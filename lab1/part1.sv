==> flow/design.v <==
module top 
(
    input                     clk,
    input                     reset,
    input                     enter,
    input               [7:0] guess,
    output              [7:0] actual,
    output                    dp_over,
    output                    dp_under,
    output                    dp_equal
);
	logic over;
	logic under;
	logic equal;
	logic dp_inc_actual;
	datapath the_datapath
	(
		.clk(clk),
		.reset(reset),
		.i_guess(guess),
		.i_inc_actual(dp_inc_actual),
		.o_over(over),
		.o_under(under),
		.o_equal(equal),
        .actual(actual)
	);
	logic ctrl_update_leds;
	control the_control
	(
		.clk(clk),
		.reset(reset),
		.i_enter(enter),
		.o_inc_actual(dp_inc_actual),
		.i_over(over),
		.i_under(under),
		.i_equal(equal),
		.o_update_leds(ctrl_update_leds)
	);
	led_ctrl ledc_under(clk, reset, under, ctrl_update_leds, dp_under);
	led_ctrl ledc_over(clk, reset, over, ctrl_update_leds, dp_over);
	led_ctrl ledc_equal(clk, reset, equal, ctrl_update_leds, dp_equal);
endmodule
module control
(
	input clk,
	input reset,
	input i_enter,
	output logic o_inc_actual,
	input i_over,
	input i_under,
	input i_equal,
	output logic o_update_leds
);
enum int unsigned
{
	S_GEN_RAND,
	S_CHECK,
	S_WAIT_NOENTER,
	S_WAIT_ENTER,
	S_END
} state, nextstate;
always_ff @ (posedge clk or posedge reset) begin
	if (reset) state <= S_GEN_RAND;
	else state <= nextstate;
end
always_comb begin
	nextstate = state;
	o_inc_actual = 1'b0;
	o_update_leds = 1'b0;
	case (state)
		S_GEN_RAND:
		begin
			o_inc_actual=1'b1;
			nextstate = i_enter ? S_CHECK : S_GEN_RAND;
		end
		S_CHECK:
		begin
			o_update_leds = 1'b1;
			nextstate = i_equal ?  S_WAIT_NOENTER : S_WAIT_ENTER;
		end
		S_WAIT_NOENTER:
		begin
			nextstate = S_END;
		end
		S_WAIT_ENTER:
		begin
			nextstate = i_enter ? S_CHECK : S_WAIT_ENTER;
		end
		S_END:
		begin
			nextstate = S_END;
		end
	endcase
end
endmodule
module datapath
(
	input clk,
	input reset,
	input [7:0] i_guess,
	input i_inc_actual,
	output o_over,
	output o_under,
	output o_equal,
	output logic [7:0] actual
);
always_ff @ (posedge clk or posedge reset) begin
	if (reset) actual <= '0;
	else begin
		if (i_inc_actual) actual <= actual + 8'd1;
	end
end
assign o_over = i_guess > actual;
assign o_equal = i_guess == actual;
assign o_under = i_guess < actual;
endmodule
module led_ctrl
(
	input clk,
	input reset,
	input i_val,
	input i_enable,
	output logic o_out
);
always_ff @ (posedge clk or posedge reset) begin
	if (reset) o_out <= '0;
	else if (i_enable) o_out <= i_val;
end
endmodule
# Reports on top
# What the tools print for top, step after step.
# Line numbers count from 1 in the design file above.
# Operators: Yosys type, input widths -> output width; for muxes data width and select width s.
# Cell names lack the library's common part.
# The mark -- stands for no value.
# inputs
top	top
clock	clk
cell_library	sky130hd
lib_corner	tt_025C_1v80

# Elaborated design
# Source: Yosys, flattened and elaborated, memories not mapped. Widths are those after wreduce. Registers that Yosys merges into a memory's read port (data or address) are not register bits. Print and check cells do not count. Equal cells are merged and count once.
# word_totals
regBits	43
in_bits	11
output_inout_bits	11
# classes
n_addsub	1
cmp	2
n_eq	5
mux	6
reduce_logical	3
# ops
op	n
$pmux 32 s4	1
$eq 32x2->1 const B	2
$eq 32x1->1 const B	1
$eq 32x3->1 const B	1
$logic_not 32->1	1
$add 8x1->8 const B	1
$gt 8x8->1	1
$lt 8x8->1	1
$eq 8x8->1	1
$reduce_bool 4->1	1
$mux 1	4
$reduce_or 2->1	1
$mux 2	1

# Depth
# Yosys ltp: most cells in a row. Word level: on the elaborated netlist, between registers, memories and ports. Mapped: between sequential cells and ports; inverters and the memories' decode and read muxes count.
# logic_depth
word_depth	3
abc_area	1
ltp_mapped	11

# Mapped cells and area
# Source: synth_stat.txt of the flow (Yosys; design flattened, memories mapped). It holds for the ABC_AREA given above (unset counts as 0); a run with the other value may have another netlist.
# by_type
type	n	type_area_um2
dfrtp_1	13	325.312
ha_1	9	112.608
nand2_1	20	75.072
inv_1	18	67.565
xor2_1	6	52.55
nor2_1	12	45.043
dfstp_2	1	26.275
nand3_2	2	20.019
a21o_1	2	15.014
a21oi_1	3	15.014
nand3_1	3	15.014
nor2_4	1	11.261
o21ai_0	1	5.005
inv_2	1	3.754
# mapped
cells	92
area_um2	789.5
seq_area_um2	351.6
ffs	14

# Path before layout
# Source: OpenSTA report_checks on the synthesized netlist (no wires, ideal clock, input and output delay 20% of the period each), path of least setup slack; recovery checks are left aside. Register names are those of the netlist, which keeps one name where synthesis merged equal registers.
# synth_path
path_kind	register to register
startpoint	reg the_datapath.actual[3]
endpoint	reg ledc_over.o_out
tclk_ps	1620
launch_ps	0
arrival_ps	1195
t_required_ps	1503
path_slack_ps	308
delay_ps	1312
driving_pins	11
n_path_buf	0
period_less_setup_slack_ps	1312
# "delay_ps" is the arrival time less input delay plus setup time.
# "driving_pins" counts driving pins, that of a launching flip-flop among them; a cell with two outputs on the path counts twice.
# "period_less_setup_slack_ps" is the clock period less the worst setup slack; recovery checks do not enter. This is arithmetic on one report: input and output delays are still those of the set period (20% each).
# The rows between start and end are the longest chain of elaborated cells between them; the timing report does not say that the signal goes this way. Where chains are equally long, one stands for them.
# A line is the first line of the expression or statement that the cell stems from. Yosys adds cells for indexed reads and writes and turns some case tables into memories.
# synth_via
path_cell_list	dfrtp_1 -> inv_1 -> ha_1 -> nand2_1 -> inv_1 -> nand2_1 -> nand2_1 -> nand2_1 -> nand2_1 -> nand2_1 -> nand2_1
elab_chain_len	1
# synth_lines
item	line	rtl
start, declared	105	output logic [7:0] actual
start, assigned	108	if (reset) actual <= '0;
start, assigned	110	if (i_inc_actual) actual <= actual + 8'd1;
$gt 8x8->1	113	assign o_over = i_guess > actual;
end, assigned	126	if (reset) o_out <= '0;
end, assigned	127	else if (i_enable) o_out <= i_val;
end, declared	123	output logic o_out

# Worst path after layout
# From the final timing report of entry A: the path of least setup slack in the routed layout; clock arrival at registers is part of the times.
# The report prints the path's times to 10 ps; the period is as set.
# layout_path
path_kind	register to register
startpoint	reg (no name shown)
endpoint	reg the_control.state
tclk_ps	1280
launch_ps	240
arrival_ps	1400
t_required_ps	1410
path_slack_ps	10
driving_pins	6
n_path_buf	0
# Where an end lacks its bit number, it is one bit of the signal, or one of the new flip-flops if synthesis recoded a state register.
# layout_via
path_cell_list	dfrtp_2 -> ha_1 -> nand2_1 -> nor2_2 -> a21oi_4 -> a21o_1
# layout_lines
item	line	rtl
end, assigned	63	if (reset) state <= S_GEN_RAND;
end, assigned	64	else state <= nextstate;
end, declared	61	} state, nextstate;
# No chain of elaborated cells between the ends is given.

# Measured results for top: 2 stored runs of the Yosys and OpenROAD flow on sky130hd. The settings differ; the order carries no meaning. The constraints put input and output delay at 20% of the set period each and load the outputs with 0.01 pF.
# "clock_period_reached_ps" is the run's clock period less its worst setup slack. It is reckoned from that one timing run; input and output delays stay at 20% of the period that was set.
# "worst_setup_path_time_ps" = time allowed to the worst setup path (clock period - input delay - output delay, where it has them) - its slack; a late launch clock adds to it, a late capture clock takes from it.
# "power_total_uw" is the tool's figure for a default switching activity; nothing was simulated.
# "worst_setup_path_time_ps" is known to 10 ps.
# A setting shown as n/a is not set for that run.
# Among the results, n/a means that no value is shown for the run.
setting or result,entry A,entry B
period_ns,1.28,1.39
CORE_UTILIZATION,17,68
PLACE_DENSITY,0.6,n/a
HOLD_SLACK_MARGIN,0.02,n/a
CORE_ASPECT_RATIO,1.06,n/a
CORE_MARGIN,5,2
TNS_END_PERCENT,80,n/a
ABC_AREA,1,n/a
GPL_TIMING_DRIVEN,0,n/a
CTS_CLUSTER_SIZE,60,n/a
CAP_MARGIN,5,40
SLEW_MARGIN,35,20
SETUP_SLACK_MARGIN,n/a,0.19
CTS_CLUSTER_DIAMETER,n/a,110
MIN_ROUTING_LAYER,n/a,met2
MAX_ROUTING_LAYER,n/a,met5
yosys.chip_area_um2,789.5,n/a
dieArea_um2,6107.4,n/a
stdcell_area_um2,1401.3,n/a
final_setup_ws_ps,10,n/a
fin_tns_ps,0,n/a
power_total_uw,1190,n/a
clock_period_reached_ps,1270,n/a
worst_setup_path_time_ps,1270,n/a
worstPathKind,register to register,n/a
# Entry B: did not finish, placement stopped with GPL-0301
